==> flow/design.v <==
`timescale 1ns/1ns
module encoder_3b4b (
    input   wire    [7:0]   i_data8,
    input   wire    [1:0]   i_dataie,    
    input   wire            i_datak,     
    output  wire    [5:0]   o_data4,
    input   wire            i_run_disp,
    output  wire            o_run_disp
);
    reg                     data4;
    wire                    is_k28;
    wire                    ei_rd_7;
    wire                    invert_k28;
    wire                    invert;
    assign  is_k28      =   (i_data8[4:0] == 5'd28) && i_datak;
    assign  ei_rd_7  =   ( &i_dataie && !i_run_disp ) || ( &(~i_dataie) && i_run_disp );        
    always @*
    case(i_data8[7:5])
        3'd0:       data4   =                           4'b0010;    
        3'd1:       data4   =                           4'b1001;    
        3'd2:       data4   =                           4'b1010;    
        3'd3:       data4   =                           4'b0011;    
        3'd4:       data4   =                           4'b0100;    
        3'd5:       data4   =                           4'b0101;    
        3'd6:       data4   =                           4'b0110;    
        3'd7:       data4   =   (i_datak ||ei_rd_7)?    4'b1110:    
                                                        4'b0111;    
        default:    data4   =                           4'bxxxx;    
    endcase
    assign  invert_k28   =  (i_data8[7:5] == 3'd3)? i_run_disp:
                            (i_data8[7:5] == 3'd7)? i_run_disp:
                                                    !i_run_disp;  
    assign  invert  =   (i_data8[7:5] == 3'd0)? !i_run_disp:
                        (i_data8[7:5] == 3'd3)? i_run_disp:
                        (i_data8[7:5] == 3'd4)? !i_run_disp:
                        (i_data8[7:5] == 3'd7)? i_run_disp:
                                                1'b0;
    assign  data4    =  is_k28?     (data4 ^   {4{invert_k28}}):
                        i_datak?    (4'b1110 ^ {4{invert}}):      
                                    (data4 ^   {4{invert}});
    assign  o_run_disp  =   (i_data8[7:5] == 3'd0)? !i_run_disp:   
                            (i_data8[7:5] == 3'd4)? !i_run_disp:   
                            (i_data8[7:5] == 3'd7)? !i_run_disp:   
                                                    i_run_disp;    
endmodule
`timescale 1ns/1ns
module encoder_5b6b (
    input   wire    [4:0]   i_data5,     
    input   wire            i_datak,     
    output  wire    [5:0]   o_data6,
    input   wire            i_run_disp,
    output  wire            o_run_disp
);
    reg     [5:0]           data6;
    wire                    invert;
    always @*     
    case(i_data5)
        5'd0:       data6  =            6'b000110;    
        5'd1:       data6  =            6'b010001;    
        5'd2:       data6  =            6'b010010;    
        5'd3:       data6  =            6'b100011;    
        5'd4:       data6  =            6'b010100;    
        5'd5:       data6  =            6'b100101;    
        5'd6:       data6  =            6'b100110;    
        5'd7:       data6  =            6'b000111;    
        5'd8:       data6  =            6'b011000;    
        5'd9:       data6  =            6'b101001;    
        5'd10:      data6  =            6'b101010;    
        5'd11:      data6  =            6'b001011;    
        5'd12:      data6  =            6'b101100;    
        5'd13:      data6  =            6'b001101;    
        5'd14:      data6  =            6'b001110;    
        5'd15:      data6  =            6'b000101;    
        5'd16:      data6  =            6'b110110;    
        5'd17:      data6  =            6'b110001;    
        5'd18:      data6  =            6'b110010;    
        5'd19:      data6  =            6'b010011;    
        5'd20:      data6  =            6'b110100;    
        5'd21:      data6  =            6'b010101;    
        5'd22:      data6  =            6'b010110;    
        5'd23:      data6  =            6'b010111;    
        5'd24:      data6  =            6'b001100;    
        5'd25:      data6  =            6'b011001;    
        5'd26:      data6  =            6'b011010;    
        5'd27:      data6  =            6'b011011;    
        5'd28:      data6  =   i_datak? 6'b111100:    
                                        6'b011100;    
        5'd29:      data6  =            6'b011101;    
        5'd30:      data6  =            6'b011110;    
        5'd31:      data6  =            6'b110101;    
        default :   data6  =            6'bxxxxxx;    
    endcase
    assign  invert  =   (i_data5 == 5'd0)?   !i_run_disp:               
                        (i_data5 == 5'd1)?   !i_run_disp:               
                        (i_data5 == 5'd2)?   !i_run_disp:               
                        (i_data5 == 5'd4)?   !i_run_disp:               
                        (i_data5 == 5'd7)?   i_run_disp:                
                        (i_data5 == 5'd8)?   !i_run_disp:               
                        (i_data5 == 5'd15)?  !i_run_disp:               
                        (i_data5 == 5'd16)?  i_run_disp:                
                        (i_data5 == 5'd23)?  i_run_disp:                
                        (i_data5 == 5'd24)?  !i_run_disp:               
                        (i_data5 == 5'd27)?  i_run_disp:                
                        (i_data5 == 5'd29)?  i_run_disp:                
                        (i_data5 == 5'd30)?  i_run_disp:                
                        (i_data5 == 5'd31)?  i_run_disp:                
                        (i_data5 == 5'd28)?  (i_run_disp && i_datak):   
                                            1'b0;
    assign  o_data6   =  {6{invert}}^data6;
    assign  o_run_disp  =   (i_data5 == 5'd0)?              !i_run_disp:   
                            (i_data5 == 5'd1)?              !i_run_disp:   
                            (i_data5 == 5'd2)?              !i_run_disp:   
                            (i_data5 == 5'd4)?              !i_run_disp:   
                            (i_data5 == 5'd8)?              !i_run_disp:   
                            (i_data5 == 5'd15)?             !i_run_disp:   
                            (i_data5 == 5'd16)?             !i_run_disp:   
                            (i_data5 == 5'd23)?             !i_run_disp:   
                            (i_data5 == 5'd24)?             !i_run_disp:   
                            (i_data5 == 5'd27)?             !i_run_disp:   
                            (i_data5 == 5'd29)?             !i_run_disp:   
                            (i_data5 == 5'd30)?             !i_run_disp:   
                            (i_data5 == 5'd31)?             !i_run_disp:   
                            (i_data5 == 5'd28 && i_datak)?  !i_run_disp:   
                                                            i_run_disp;    
endmodule
`timescale 1ns/1ns
module encoder_8b10b #(
    parameter   DATA_BYTES      =   2,
    parameter   PIPELINE_BITS   =   1   
)
(
    input   wire                        i_clk,
    input   wire                        i_rst,           
    input   wire                        i_enable,        
    input   wire                        i_compliance,    
    input   wire    [DATA_BYTES*8-1:0]  i_data,     
    input   wire    [DATA_BYTES-1:0]    i_datak,     
    output  reg     [DATA_BYTES*10-1:0] o_data10,
    input   wire    [PIPELINE_BITS-1:0] i_pipeline,  
    output  reg     [PIPELINE_BITS-1:0] o_pipeline
);
    reg                             previous_run_disp;
    wire    [DATA_BYTES:0]          run_disp;    
    wire    [DATA_BYTES*10-1:0]     data10;
    genvar                          n;
    assign      run_disp[DATA_BYTES]    =   previous_run_disp && !i_compliance;
    generate
    for(n=0;n<DATA_BYTES;n=n+1) begin: generate_single_byte_encoders
        encoder_8b10b_1byte enc (
            .i_data         (i_data[n*8+:8]     ),
            .i_datak        (i_datak[n]         ),
            .o_data10       (data10[n*10+:10]   ),
            .i_run_disp     (run_disp[n+1]      ),          
            .o_run_disp     (run_disp[n]        )
        );        
    end
    endgenerate
    always @(posedge i_clk) begin
        if(i_rst)   previous_run_disp    <=  1'b0;
        else        previous_run_disp    <=  i_enable?  run_disp[0]: previous_run_disp;
        if(i_rst)   o_data10            <=  {(DATA_BYTES*10){1'b0}};
        else        o_data10            <=  i_enable?   data10: o_data10;
        if(i_rst)   o_pipeline  <=  {PIPELINE_BITS{1'b0}};
        else        o_pipeline  <=  i_enable?   i_pipeline: o_pipeline;        
    end
endmodule
`timescale 1ns/1ns
module encoder_8b10b_1byte (
    input   wire    [7:0]   i_data,     
    input   wire            i_datak,     
    output  wire    [9:0]   o_data10,
    input   wire            i_run_disp,
    output  wire            o_run_disp
);
    wire                    run_disp;
    encoder_5b6b enc_4_0 (
        .i_data5        (i_data[4:0]    ),
        .i_datak        (i_datak        ),
        .o_data6        (o_data10[5:0]  ),
        .i_run_disp     (i_run_disp     ),
        .o_run_disp     (run_disp       )
    );
    encoder_3b4b enc_7_5 (
        .i_data8        (i_data         ),   
        .i_dataie       (o_data10[5:4]  ),   
        .i_datak        (i_datak        ),
        .o_data4        (o_data10[9:6]  ),
        .i_run_disp     (run_disp       ),
        .o_run_disp     (o_run_disp     )
    );
endmodule
* Step by step through the tools: encoder_8b10b
What the tools print for encoder_8b10b, step after step. Line numbers count from 1 in the design file above. Library cell names are shortened. A cell with n/a has no value.
Design: top module encoder_8b10b, clock i_clk, library sky130hd, library corner tt_025C_1v80

* Word-level counts
Counts by Yosys on the flattened word-level netlist (proc, flatten, opt, wreduce; memories kept). Register bits leave out memories and registers merged into their read ports (data or address); mux counts leave out enables and synchronous resets folded into registers. Print and check cells are left out. Cells with the same type and inputs are merged into one.
Cells by class: reductions and logical operators 14, bitwise logic cells 2, muxes and demuxes 68, eq/ne operators 66
Operator list (count):
- 6-bit case mux with 32-bit select | 2
- 5-bit == test (second input constant) | 32
- 5-bit by 4-bit == test with 1-bit output (second input constant) | 16
- 1-bit 2-to-1 mux | 64
- 5-bit by 3-bit == test with 1-bit output (second input constant) | 8
- 5-bit by 2-bit == test with 1-bit output (second input constant) | 4
- 3-bit == test (second input constant) | 4
- 6-bit bitwise XOR | 2
- 6-bit 2-to-1 mux | 2
- 5-bit by 1-bit == test with 1-bit output (second input constant) | 2
- 5-bit zero test | 2
- 3-bit zero test | 2
- 1-bit logical AND | 5
- 1-bit zero test | 5
Word-level totals: output and inout port bits 21, flip-flop bits (word level) 22

* Depth
Longest topological path by Yosys (ltp), each cell counted once; first at word level (registers and memories cut), then after technology mapping (sequential cells cut; the memories' decode and read muxes count).
Logic depth: depth in word-level cells 40, ABC_AREA 1, gate-level depth with buffers 16, depth with buffers taken out 15

* Mapped cells and area
Yosys stat after the flow's synthesis: flattened, memories mapped to cells. It holds for the ABC_AREA given above (unset counts as 0); a run with the other value may have another netlist. Totals and module areas in this step are rounded.
Cells by type:
- dfxtp_1 | count 14, area in all 280.269 um^2
- nand2_1 | count 54, area in all 202.694 um^2
- nor2_1 | count 36, area in all 135.13 um^2
- nand3_1 | count 23, area in all 115.11 um^2
- inv_1 | count 30, area in all 112.608 um^2
- o21ai_0 | count 20, area in all 100.096 um^2
- a21oi_1 | count 14, area in all 70.067 um^2
- buf_4 | count 9, area in all 67.565 um^2
- nor2_2 | count 8, area in all 50.048 um^2
- nand2_4 | count 4, area in all 45.043 um^2
- nand2_2 | count 7, area in all 43.792 um^2
- nor2_4 | count 3, area in all 33.782 um^2
- xnor2_1 | count 3, area in all 26.275 um^2
- a31oi_1 | count 4, area in all 25.024 um^2
- nor3_1 | count 4, area in all 20.019 um^2
- nand3_4 | count 1, area in all 17.517 um^2
- xor2_1 | count 2, area in all 17.517 um^2
- xor2_2 | count 1, area in all 16.266 um^2
Not listed: further types 16, cells in them 23.
Mapped netlist: standard cells after synthesis 260, flip-flop cells 14, area of sequential cells 0.0002803 mm^2, buffer cells 13, chip area (Yosys) 0.001524 mm^2

* Timing after synthesis
Source: OpenSTA report_checks on the synthesized netlist (no wires, ideal clock, input and output delay 20% of the period each), path of least setup slack; recovery checks are left aside. Register names are those of the netlist, which keeps one name where synthesis merged equal registers.
Timing path after synthesis: kind input to register, start point in i_data[11], end point reg o_data10[3], required time 2.903 ns, period 3.02 ns, path buffers 1, arrival 1.780 ns, setup time 0.117 ns, time at the first pin 0.604 ns, stages on the path 15, path slack 1.123 ns, delay of the path 1.293 ns, synthesis period reached 1.897 ns
"delay of the path" = arrival - input delay + setup time. "stages on the path" counts driving pins, that of a launching flip-flop among them; a cell with two outputs on the path counts twice. "synthesis period reached" is the clock period less the worst setup slack; recovery checks do not enter. This is arithmetic on one report: input and output delays are still those of the set period (20% each). The rows between start and end are the longest chain of elaborated cells between them; the timing report does not say that the signal goes this way. Where chains are equally long, one stands for them. A line is the first line of the expression or statement that the cell stems from. Yosys adds cells for indexed reads and writes and turns some case tables into memories.
Between the ends, after synthesis: cell sequence buf_4 > inv_1 > nand2_2 > nor2_2 > nand2_2 > o21ai_2 > nor2_4 > nand2_2 > nand2_4 > nand2_2 > nand2_4 > nand3_1 > nand2_1 > nor2_1 > nor2_1, cells in the longest elaborated chain 37, elaborated cells between the ends (all ways) 51, classes of those cells eq/ne (13); mux (32); logic (1); reduce/logical (5)
RTL lines, path after synthesis:
- start, declared | line 136 | input   wire    [DATA_BYTES*8-1:0]  i_data,
- 5-bit == test | line 123 | (i_data5 == 5'd28 && i_datak)?  !i_run_disp:
- 1-bit logical AND | line 123
- 1-bit 2-to-1 mux | line 123
- 1-bit 2-to-1 mux | line 122 | (i_data5 == 5'd31)?             !i_run_disp:
- 1-bit 2-to-1 mux | line 121 | (i_data5 == 5'd30)?             !i_run_disp:
- 1-bit 2-to-1 mux | line 120 | (i_data5 == 5'd29)?             !i_run_disp:
- 1-bit 2-to-1 mux | line 119 | (i_data5 == 5'd27)?             !i_run_disp:
- [... 23 more ...]
- 1-bit 2-to-1 mux | line 98 | (i_data5 == 5'd8)?   !i_run_disp:
- 1-bit 2-to-1 mux | line 97 | (i_data5 == 5'd7)?   i_run_disp:
- 1-bit 2-to-1 mux | line 96 | (i_data5 == 5'd4)?   !i_run_disp:
- 1-bit 2-to-1 mux | line 95 | (i_data5 == 5'd2)?   !i_run_disp:
- 1-bit 2-to-1 mux | line 94 | (i_data5 == 5'd1)?   !i_run_disp:
- 1-bit 2-to-1 mux | line 93 | assign  invert  =   (i_data5 == 5'd0)?   !i_run_disp:
- 6-bit bitwise XOR | line 109 | assign  o_data6   =  {6{invert}}^data6;
- end, assigned | line 161 | if(i_rst)   o_data10            <=  {(DATA_BYTES*10){1'b0}};
- end, assigned | line 162 | else        o_data10            <=  i_enable?   data10: o_data10;
- end, declared | line 138 | output  reg     [DATA_BYTES*10-1:0] o_data10,

* Timing after layout
Path of least setup slack in the final report of flow run A (OpenROAD, finished layout, wires in). Where an end is a register, its clock arrival counts in the times.
Timing path post-layout: kind input to register, start point in i_data[2], end point reg o_data10[3], period 2.38 ns, stages on the path 12, path slack 0.67 ns, setup time 0.10 ns, time at the first pin 0.48 ns, required time 2.52 ns, path buffers 2, arrival 1.85 ns
The rows between start and end are the longest chain of elaborated cells between them; the timing report does not say that the signal goes this way. Where chains are equally long, one stands for them.
Between the ends, post-layout: cell sequence dlygate4sd2_1 > buf_6 > nand2_4 > inv_2 > nand2_1 > nor2_1 > a31oi_1 > o311ai_2 > nand3_2 > nand2_1 > nor2_1 > nor2_1, cells in the longest elaborated chain 17, elaborated cells between the ends (all ways) 49, classes of those cells eq/ne (31); mux (16); logic (1); reduce/logical (1)
RTL lines, path post-layout:
- start, declared | line 136 | input   wire    [DATA_BYTES*8-1:0]  i_data,
- 5-bit == test | line 107 | (i_data5 == 5'd28)?  (i_run_disp && i_datak):
- 1-bit 2-to-1 mux | line 107
- 1-bit 2-to-1 mux | line 106 | (i_data5 == 5'd31)?  i_run_disp:
- 1-bit 2-to-1 mux | line 105 | (i_data5 == 5'd30)?  i_run_disp:
- 1-bit 2-to-1 mux | line 104 | (i_data5 == 5'd29)?  i_run_disp:
- 1-bit 2-to-1 mux | line 103 | (i_data5 == 5'd27)?  i_run_disp:
- 1-bit 2-to-1 mux | line 102 | (i_data5 == 5'd24)?  !i_run_disp:
- [... 3 more ...]
- 1-bit 2-to-1 mux | line 98 | (i_data5 == 5'd8)?   !i_run_disp:
- 1-bit 2-to-1 mux | line 97 | (i_data5 == 5'd7)?   i_run_disp:
- 1-bit 2-to-1 mux | line 96 | (i_data5 == 5'd4)?   !i_run_disp:
- 1-bit 2-to-1 mux | line 95 | (i_data5 == 5'd2)?   !i_run_disp:
- 1-bit 2-to-1 mux | line 94 | (i_data5 == 5'd1)?   !i_run_disp:
- 1-bit 2-to-1 mux | line 93 | assign  invert  =   (i_data5 == 5'd0)?   !i_run_disp:
- 6-bit bitwise XOR | line 109 | assign  o_data6   =  {6{invert}}^data6;
- end, assigned | line 161 | if(i_rst)   o_data10            <=  {(DATA_BYTES*10){1'b0}};
- end, assigned | line 162 | else        o_data10            <=  i_enable?   data10: o_data10;
- end, declared | line 138 | output  reg     [DATA_BYTES*10-1:0] o_data10,

Data sheet: physical implementation of encoder_8b10b

Record of 2 stored runs of the RTL-to-layout flow on encoder_8b10b, platform sky130hd. The runs are unordered. Constraints: input delay and output delay 20% of the set period each, output load 0.01 pF.
Measured values are rounded.

[flow run A] flow files
==> flow/run.sh <==
#!/bin/bash
# the make line also repeats the synthesis and layout settings of config.mk as NAME=value (left out here)
make -C /OpenROAD-flow-scripts/flow DESIGN_CONFIG=/design/flow/config.mk WORK_HOME=/design/flow/orfs CLKGATE_MAP_FILE= finish
==> flow/config.mk <==
export PLATFORM = sky130hd
export DESIGN_NAME = encoder_8b10b
export DESIGN_NICKNAME = encoder_8b10b
export VERILOG_FILES = /design/flow/design.v
export SDC_FILE = /design/flow/constraint.sdc
export NUM_CORES = 4
export LEC_CHECK = 0
export ABC_AREA = 1
export CAP_MARGIN = 20
export CORE_MARGIN = 2
export CORE_UTILIZATION = 32
export HOLD_SLACK_MARGIN = 0.27
export MAX_ROUTING_LAYER = met5
export PLACE_DENSITY_LB_ADDON = 0.23
export SETUP_SLACK_MARGIN = 0.61
export SLEW_MARGIN = 20
==> flow/constraint.sdc <==
create_clock -name core_clock -period 2.38 [get_ports {i_clk}]
set_input_delay 0.4760 -clock core_clock [delete_from_list [all_inputs] [get_ports {i_clk}]]
set_output_delay 0.4760 -clock core_clock [all_outputs]
set_load 0.01 [all_outputs]

[flow run A] result: netlist area reported by Yosys 0.001524 mm^2; final worst hold slack 0.510 ns; utilization after layout 0.523; worst setup slack after layout 0.671 ns; die outline area 0.00533 mm^2; sum of negative setup slack 0.000 ns; standard-cell area of the final layout 0.002439 mm^2

[flow run B] flow files
==> flow/run.sh <==
#!/bin/bash
# the make line also repeats the synthesis and layout settings of config.mk as NAME=value (left out here)
make -C /OpenROAD-flow-scripts/flow DESIGN_CONFIG=/design/flow/config.mk WORK_HOME=/design/flow/orfs CLKGATE_MAP_FILE= finish
==> flow/config.mk <==
export PLATFORM = sky130hd
export DESIGN_NAME = encoder_8b10b
export DESIGN_NICKNAME = encoder_8b10b
export VERILOG_FILES = /design/flow/design.v
export SDC_FILE = /design/flow/constraint.sdc
export NUM_CORES = 4
export LEC_CHECK = 0
export ABC_AREA = 0
export CAP_MARGIN = 20
export CORE_ASPECT_RATIO = 0.53
export CORE_MARGIN = 2
export CORE_UTILIZATION = 69
export CTS_CLUSTER_DIAMETER = 285
export GPL_TIMING_DRIVEN = 1
export HOLD_SLACK_MARGIN = -0.06
export MAX_ROUTING_LAYER = met5
export MIN_ROUTING_LAYER = met1
export PLACE_DENSITY = 0.43
export SETUP_SLACK_MARGIN = 0.58
export SLEW_MARGIN = 20
export TNS_END_PERCENT = 25
==> flow/constraint.sdc <==
create_clock -name core_clock -period 2.9 [get_ports {i_clk}]
set_input_delay 0.5800 -clock core_clock [delete_from_list [all_inputs] [get_ports {i_clk}]]
set_output_delay 0.5800 -clock core_clock [all_outputs]
set_load 0.01 [all_outputs]

[flow run B] result: unfinished; error DPL-0038 in clock tree synthesis
